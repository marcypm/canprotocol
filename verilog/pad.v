==> flow/design.v <==
module pad(
    clk,
    rst,
    memAddrLine,
    memDataLine,
    dataLen,
    start,
    finish
);
parameter DATA_WIDTH=8;
parameter ADDR_WIDTH=10;
parameter BLOCK_SIZE=64; 
input clk,rst;
input [DATA_WIDTH-1:0] dataLen;
output [ADDR_WIDTH-1:0] memAddrLine;
inout [DATA_WIDTH-1:0]memDataLine;
input start;
output finish;
reg finish;
reg write;
reg [DATA_WIDTH-1:0] dataOut;
reg [DATA_WIDTH-1:0] ctr;
reg [ADDR_WIDTH-1:0] addrOut;
assign memDataLine = (write)? dataOut:8'bz;
assign memAddrLine = (write)? addrOut:10'bz;
always @(posedge clk) begin
    if(rst) begin
        finish<=0;
        addrOut<=0;
        ctr = 0;
        write =0;
    end else if(start && !finish) begin
        addrOut<=dataLen+ctr;
        write <= 1;
        if(dataLen+ctr >= BLOCK_SIZE) begin
            finish <= 1;
            write = 0;
        end else if(dataLen+ctr == BLOCK_SIZE-1) begin
            dataOut <= dataLen*8;
        end else if(ctr ==0) begin
            dataOut <= 8'h80;
        end else begin
            dataOut <= 8'h00;
        end
        ctr = ctr+1;
    end else begin
        write <=0;
    end
end
endmodule
Tool chain data of pad
What the tools print for pad, step after step. Line numbers count from 1 in the design file above. Library cell names are shortened. The mark - stands for no value.

Design top: pad. Clock input: clk. Library: sky130hd. Corner: tt_025C_1v80.

Word level
Yosys after proc, flatten, opt, wreduce and memory -nomap, before mapping. Enables and synchronous resets that opt folds into registers are not counted as muxes. Memory bits, and registers merged into a memory's read port (data or address), are not among the register bits. Print and check cells are not counted. Equal cells are merged and count once.

For add/sub/neg operators the number is 2. For order comparisons the number is 1. The figure for reductions and logical operators is 3.

Operators with widths (count): greater-or-equal comparator 32 x 7 -> 1 bit with constant B (1); adder 8 x 8 -> 9 bit (1); adder 8 x 1 -> 8 bit with constant B (1); AND reduction 2 bit (1); logical AND 1 bit (1); zero test 1 bit (1).

The entry for bits in registers reads 9. For input port bits the number is 11. Under output and inout bits stands 19. The figure for cells after elaboration is 8.

Depth
Yosys ltp: most cells in a row. Word level: on the elaborated netlist, between registers, memories and ports. Mapped: between sequential cells and ports; inverters and the memories' decode and read muxes count.

The entry for word-level depth reads 3. The figure for ABC_AREA is 1. The figure for gate-level depth with buffers is 9. The entry for depth with buffers taken out reads 9.

Mapped cells and area
Source: synth_stat.txt of the flow (Yosys; design flattened, memories mapped). It holds for the ABC_AREA given above (unset counts as 0); a run with the other value may have another netlist.

Under standard cells after synthesis stands 102. Cell area after synthesis: 762.0 um^2. The figure for sequential part of the area is 180.2 um^2. Flip-flop cells: 9. Under buffer cells stands 18.

Cells by type: dfxtp_1 (count 9, area in all 180.173 um^2); buf_4 (count 18, area in all 135.13 um^2); ha_1 (count 9, area in all 112.608 um^2); nand2_1 (count 18, area in all 67.565 um^2); nor2_1 (count 14, area in all 52.55 um^2); inv_1 (count 10, area in all 37.536 um^2); a21oi_1 (count 5, area in all 25.024 um^2); fa_1 (count 1, area in all 20.019 um^2); nand3_1 (count 4, area in all 20.019 um^2); nor3_4 (count 1, area in all 16.266 um^2); nand2_4 (count 1, area in all 11.261 um^2); nor2_4 (count 1, area in all 11.261 um^2); nand3_2 (count 1, area in all 10.01 um^2); o21ai_0 (count 2, area in all 10.01 um^2); a21oi_2 (count 1, area in all 8.758 um^2); xnor2_1 (count 1, area in all 8.758 um^2); o21a_1 (count 1, area in all 7.507 um^2); a31oi_1 (count 1, area in all 6.256 um^2).

Other cell types: 4; their cells: 4.

Path before layout
Path of least setup slack by OpenSTA after synthesis, without wires, with an ideal clock, recovery checks aside; 20% of the period is set as input and as output delay. Where synthesis merged equal registers, the netlist keeps one of their names.

Kind: input port to flip-flop. Start point: input port dataLen[0]. End point: register finish. The figure for period is 1.96 ns. Input delay: 0.392 ns. The entry for library setup time reads 0.116 ns. Under launch time at the first pin stands 0.392 ns. The entry for arrival time reads 1.365 ns. Under data required time stands 1.844 ns. For path slack the number is 0.479 ns. For path delay the number is 1.089 ns. Stages on the path: 8. For path buffers the number is 0. For period reached after synthesis the number is 1.481 ns.

"path delay" = arrival - input delay + setup time. "stages on the path" counts driving pins, that of a launching flip-flop among them; a cell with two outputs on the path counts twice. "period reached after synthesis" = period - worst setup slack (recovery checks aside). The figure is calculated, with input and output delays left at 20% of the set period. Between the ends stands the longest chain of elaborated cells between them, by number of cells; it is not shown to be the way that was timed. Of several equally long chains one is given. A line is the first line of the expression or statement that the cell stems from. Yosys adds cells for indexed reads and writes and turns some case tables into memories.

Cell sequence: ha_1 > fa_1 > nand2_1 > nor2_1 > o21ai_0 > nand3_1 > nand2_1 > a21oi_1. The entry for cells in the longest elaborated chain reads 3. Under elaborated cells on any way between the ends stands 3. Classes of those cells: 1 x add/sub; 1 x compare; 1 x reduce/logical.

RTL lines, path post-synthesis: start: declaration (RTL line 14) `input [DATA_WIDTH-1:0] dataLen;`; adder 8 x 8 -> 9 bit (RTL line 35) `if(dataLen+ctr >= BLOCK_SIZE) begin`; greater-or-equal comparator 32 x 7 -> 1 bit (RTL line 35); AND reduction 2 bit; end: assignment (RTL line 28) `finish<=0;`; end: assignment (RTL line 36) `finish <= 1;`; end: declaration (RTL line 18) `output finish;`.

Path in the finished layout
Path of least setup slack in the final report of entry A (OpenROAD, finished layout, wires in). Where an end is a register, its clock arrival counts in the times.

Kind: flip-flop to output port. Start point: register finish. End point: output port finish. The figure for period is 1.59 ns. The figure for external output delay is 0.32 ns. Under launch time at the first pin stands 0.23 ns. The entry for arrival time reads 1.19 ns. Under data required time stands 1.27 ns. For path slack the number is 0.09 ns. Stages on the path: 2. For path buffers the number is 1.

Cell sequence: dfxtp_1 > clkdlybuf4s50_1. The entry for cells in the longest elaborated chain reads 0. Under elaborated cells on any way between the ends stands 0. For source lines of those cells the number is 0.

RTL lines, path post-layout: start: declaration (RTL line 18) `output finish;`; start: assignment (RTL line 28) `finish<=0;`; start: assignment (RTL line 36) `finish <= 1;`; end: declaration (RTL line 18).

FLOW RESULTS
============

2 stored runs of pad in the flow (synthesis by Yosys, layout by OpenROAD, sky130hd cells), in arbitrary order. Constraints: input delay and output delay 20% of the set period each, output load 0.01 pF. "reached clock period" is the run's clock period less its worst setup slack. It is reckoned from that one timing run; input and output delays stay at 20% of the period that was set. By "total power after layout" is meant OpenSTA's value without simulated activity: inputs other than the clock are taken to toggle once in ten clock periods, and the tool carries that through the logic.

Entry A has these settings: period_ns 1.59; CORE_UTILIZATION 19; SETUP_SLACK_MARGIN 0.01; PLACE_DENSITY_LB_ADDON 0.03; CORE_MARGIN 10; ABC_AREA 1; GPL_TIMING_DRIVEN 1; GPL_ROUTABILITY_DRIVEN 1; CTS_CLUSTER_SIZE 40; CAP_MARGIN 25; MIN_ROUTING_LAYER met1; MAX_ROUTING_LAYER met4; SLEW_MARGIN 20. The synthesized cell area is 762.0 um^2. The die size is 6943.1 um^2. The standard-cell area of the final layout is 953.4 um^2. The lowest setup slack reads 0.087 ns. The final setup TNS reads 0.000 ns. The worst hold slack comes to 0.500 ns. The total power after layout stands at 629.3 uW. The reached clock period stands at 1.503 ns.

Entry B has these settings: period_ns 0.817; CORE_UTILIZATION 60; PLACE_DENSITY 0.73; CORE_MARGIN 3; CELL_PAD_IN_SITES_GLOBAL_PLACEMENT 2; CAP_MARGIN 20; SLEW_MARGIN 20. Outcome: stopped before the end: placement reported GPL-0301.
